==> flow/design.v <==
module tracker (
    input wire val,
    input clk, reset,
    input loop,
    output integer counterOne, counterZero
);
    always @(posedge clk) begin
        if (val == 1'b1) counterOne = counterOne + 1;
        else counterZero = counterZero + 1;
        if (reset == 1 || loop == 1) begin counterOne = 0;counterZero = 0; end
    end
    initial begin counterOne = 0; counterZero = 0; end 
endmodule
== Reports on tracker ==
Tool output for the design above, in the order of the flow.
Line numbers count from 1 in the design file above.
The mark - stands for no value.
Design
  top module: tracker
  clock: clk
  standard-cell library: sky130hd
  library corner: tt_025C_1v80

== Word-level counts ==
Yosys after proc, flatten, opt, wreduce and memory -nomap, before mapping. Enables and synchronous resets that opt folds into registers are not counted as muxes. Memory bits, and registers merged into a memory's read port (data or address), are not among the register bits. Print and check cells are not counted. Equal cells are merged and count once.
Cells by class
  $add $sub $neg: 2
  $mul: 0
  div/mod/pow operators: 0
  magnitude comparators: 0
  eq/ne operators: 0
  shift-type cells: 0
  mux-type cells: 0
  bitwise operators: 0
  reduce/logical cells: 1
Operators by type and width (count)
  32-bit by 2-bit adder with 32-bit output (second input constant): 2
  1-bit logical OR: 1
Bit counts
  flip-flop bits (word level): 64
  latch bits: 0
  RAM bits: 0
  bits in read-only memories: 0
  word width x clocked read ports: 0
  memories kept: 0
  input port bits: 4
  output and inout bits: 64
  word-level cells: 5

== Longest topological paths ==
Yosys ltp: most cells in a row. Word level: on the elaborated netlist, between registers, memories and ports. Mapped: between sequential cells and ports; inverters and the memories' decode and read muxes count.
Logic depth
  depth in word-level cells: 1
  ABC_AREA: 0
  depth in mapped cells: 7
  gate-level depth less buffers: 5

== Mapped cells and area ==
The flow's flattened synthesis, as Yosys stat reports it; memories are mapped. The netlist is that of the ABC_AREA named above (0 if unset); the other value can give another one.
Mapped netlist
  standard cells after synthesis: 360
  cell area after synthesis: 3062.9 um2
  sequential part of the area: 1281.2 um2
  flip-flops: 64
  buffer cells: 23
Cell types
  sky130_fd_sc_hd__dfxtp_1: count 64, total area 1.28E+03 um2
  sky130_fd_sc_hd__or4_1: count 20, total area 150.144 um2
  sky130_fd_sc_hd__a21oi_1: count 27, total area 135.13 um2
  sky130_fd_sc_hd__xor2_1: count 15, total area 131.376 um2
  sky130_fd_sc_hd__o31ai_1: count 17, total area 127.622 um2
  sky130_fd_sc_hd__nand4_1: count 19, total area 118.864 um2
  sky130_fd_sc_hd__nand3_1: count 23, total area 115.11 um2
  sky130_fd_sc_hd__nor2_1: count 30, total area 112.608 um2
  sky130_fd_sc_hd__nand2_1: count 25, total area 93.84 um2
  sky130_fd_sc_hd__mux2i_1: count 9, total area 90.086 um2
  sky130_fd_sc_hd__or3_1: count 14, total area 87.584 um2
  sky130_fd_sc_hd__xnor2_1: count 10, total area 87.584 um2
  sky130_fd_sc_hd__nor4_1: count 12, total area 75.072 um2
  sky130_fd_sc_hd__clkbuf_1: count 16, total area 60.058 um2
  sky130_fd_sc_hd__o21ai_0: count 9, total area 45.043 um2
  sky130_fd_sc_hd__and4_1: count 5, total area 43.792 um2
  sky130_fd_sc_hd__and3_1: count 5, total area 31.28 um2
  sky130_fd_sc_hd__and2_1: count 4, total area 25.024 um2
Other cell types: 18; their cells: 36.

== Path before layout ==
Path of least setup slack by OpenSTA after synthesis, without wires, with an ideal clock, recovery checks aside; 20% of the period is set as input and as output delay. Where synthesis merged equal registers, the netlist keeps one of their names.
Path post-synthesis
  kind: register to register
  start point: register counterOne[2]
  end point: register counterOne[29]
  clock period: 2.38 ns
  library setup time: 0.070 ns
  launch time at the first pin: 0.000 ns
  data arrival time: 1.873 ns
  required time: 2.310 ns
  path slack: 0.436 ns
  delay of the path: 1.943 ns
  stages: 7
  buffers on the path: 2
  synthesis period reached: 1.944 ns
"delay of the path" is the arrival time less input delay plus setup time.
"stages" counts driving pins, that of a launching flip-flop among them; a cell with two outputs on the path counts twice.
"synthesis period reached" = period - worst setup slack (recovery checks aside). The figure is calculated, with input and output delays left at 20% of the set period.
The rows between start and end are the longest chain of elaborated cells between them; the timing report does not say that the signal goes this way. Where chains are equally long, one stands for them.
A line is the first line of the expression or statement that the cell stems from. Yosys adds cells for indexed reads and writes and turns some case tables into memories.
Between the ends, post-synthesis
  path through: sky130_fd_sc_hd__dfxtp_1 sky130_fd_sc_hd__clkbuf_1 sky130_fd_sc_hd__nand3_1 sky130_fd_sc_hd__or4_4 sky130_fd_sc_hd__buf_6 sky130_fd_sc_hd__or4_1 sky130_fd_sc_hd__a21oi_1
  cells in the longest elaborated chain: 1
  elaborated cells between the ends (all ways): 1
  RTL lines with such cells: 1
  those cells by class: add/sub: 1
Ends and longest elaborated chain, post-synthesis
  from (decl): line 5  | output integer counterOne, counterZero
  from (assign): line 8  | if (val == 1'b1) counterOne = counterOne + 1;
  from (assign): line 10  | if (reset == 1 || loop == 1) begin counterOne = 0;counterZero = 0; end
  32-bit by 2-bit adder with 32-bit output: line 8
  to (assign): line 8
  to (assign): line 10
  to (decl): line 5

== Worst path after layout ==
Path of least setup slack in the final report of flow run 1 (OpenROAD, finished layout, wires in). Where an end is a register, its clock arrival counts in the times.
Path after layout
  kind: register to register
  start point: register counterOne[9]
  end point: register counterOne[24]
  clock period: 1.4 ns
  library setup time: 0.06 ns
  launch time at the first pin: 0.33 ns
  data arrival time: 2.17 ns
  required time: 1.67 ns
  path slack: -0.50 ns
  stages: 5
  buffers on the path: 0
The rows between start and end are the longest chain of elaborated cells between them; the timing report does not say that the signal goes this way. Where chains are equally long, one stands for them.
Between the ends, after layout
  path through: sky130_fd_sc_hd__dfxtp_4 sky130_fd_sc_hd__nand4_1 sky130_fd_sc_hd__or4_4 sky130_fd_sc_hd__or4_1 sky130_fd_sc_hd__a21oi_2
  cells in the longest elaborated chain: 1
  elaborated cells between the ends (all ways): 1
  RTL lines with such cells: 1
  those cells by class: add/sub: 1
Ends and longest elaborated chain, after layout
  from (decl): line 5  | output integer counterOne, counterZero
  from (assign): line 8  | if (val == 1'b1) counterOne = counterOne + 1;
  from (assign): line 10  | if (reset == 1 || loop == 1) begin counterOne = 0;counterZero = 0; end
  32-bit by 2-bit adder with 32-bit output: line 8
  to (assign): line 8
  to (assign): line 10
  to (decl): line 5

Stored flow runs of tracker (2 of them; Yosys, OpenROAD, sky130hd). They differ in their settings and are not a sequence. Constraints: input delay and output delay 20% of the set period each, output load 0.01 pF.
By "achieved clock period" is meant the clock period of the run minus its worst setup slack. This is arithmetic on one report: input and output delays are still those of the set period (20% each).
By "worst setup path time" is meant the share of the clock period that the worst setup path is allowed (20% is reserved at inputs, 20% at outputs), minus its slack. Clock arrival times at its registers enter into it.
By "power" is meant OpenSTA's value without simulated activity: inputs other than the clock are taken to toggle once in ten clock periods, and the tool carries that through the logic.
[flow run 1] settings: period_ns=1.4, CORE_UTILIZATION=37, PLACE_DENSITY=0.47, CORE_MARGIN=4, TNS_END_PERCENT=10, ABC_AREA=0, SLEW_MARGIN=25, MIN_ROUTING_LAYER=met2, CAP_MARGIN=20
[flow run 1] result: chip area after synthesis (Yosys) 3062.9 um2, die area 9798.0 um2, standard-cell area of the final layout 5119.9 um2, utilization 64.9 %, worst setup slack after layout -0.499 ns, total negative slack -9.483 ns, worst hold slack 0.479 ns, power 3.453 mW, achieved clock period 1.899 ns, worst setup path time 1.90 ns, worst setup path kind register to register
[flow run 2] settings: period_ns=1.59, CORE_UTILIZATION=24, SETUP_SLACK_MARGIN=0.42, PLACE_DENSITY=0.89, CORE_MARGIN=7, CELL_PAD_IN_SITES_GLOBAL_PLACEMENT=0, MAX_ROUTING_LAYER=met4, CAP_MARGIN=20, SLEW_MARGIN=20
[flow run 2] result: chip area after synthesis (Yosys) 3062.9 um2, die area 16121.4 um2, standard-cell area of the final layout 6403.6 um2, utilization 51.2 %, worst setup slack after layout -0.374 ns, total negative slack -5.981 ns, worst hold slack 0.455 ns, power 3.738 mW, achieved clock period 1.964 ns, worst setup path time 1.96 ns, worst setup path kind register to register
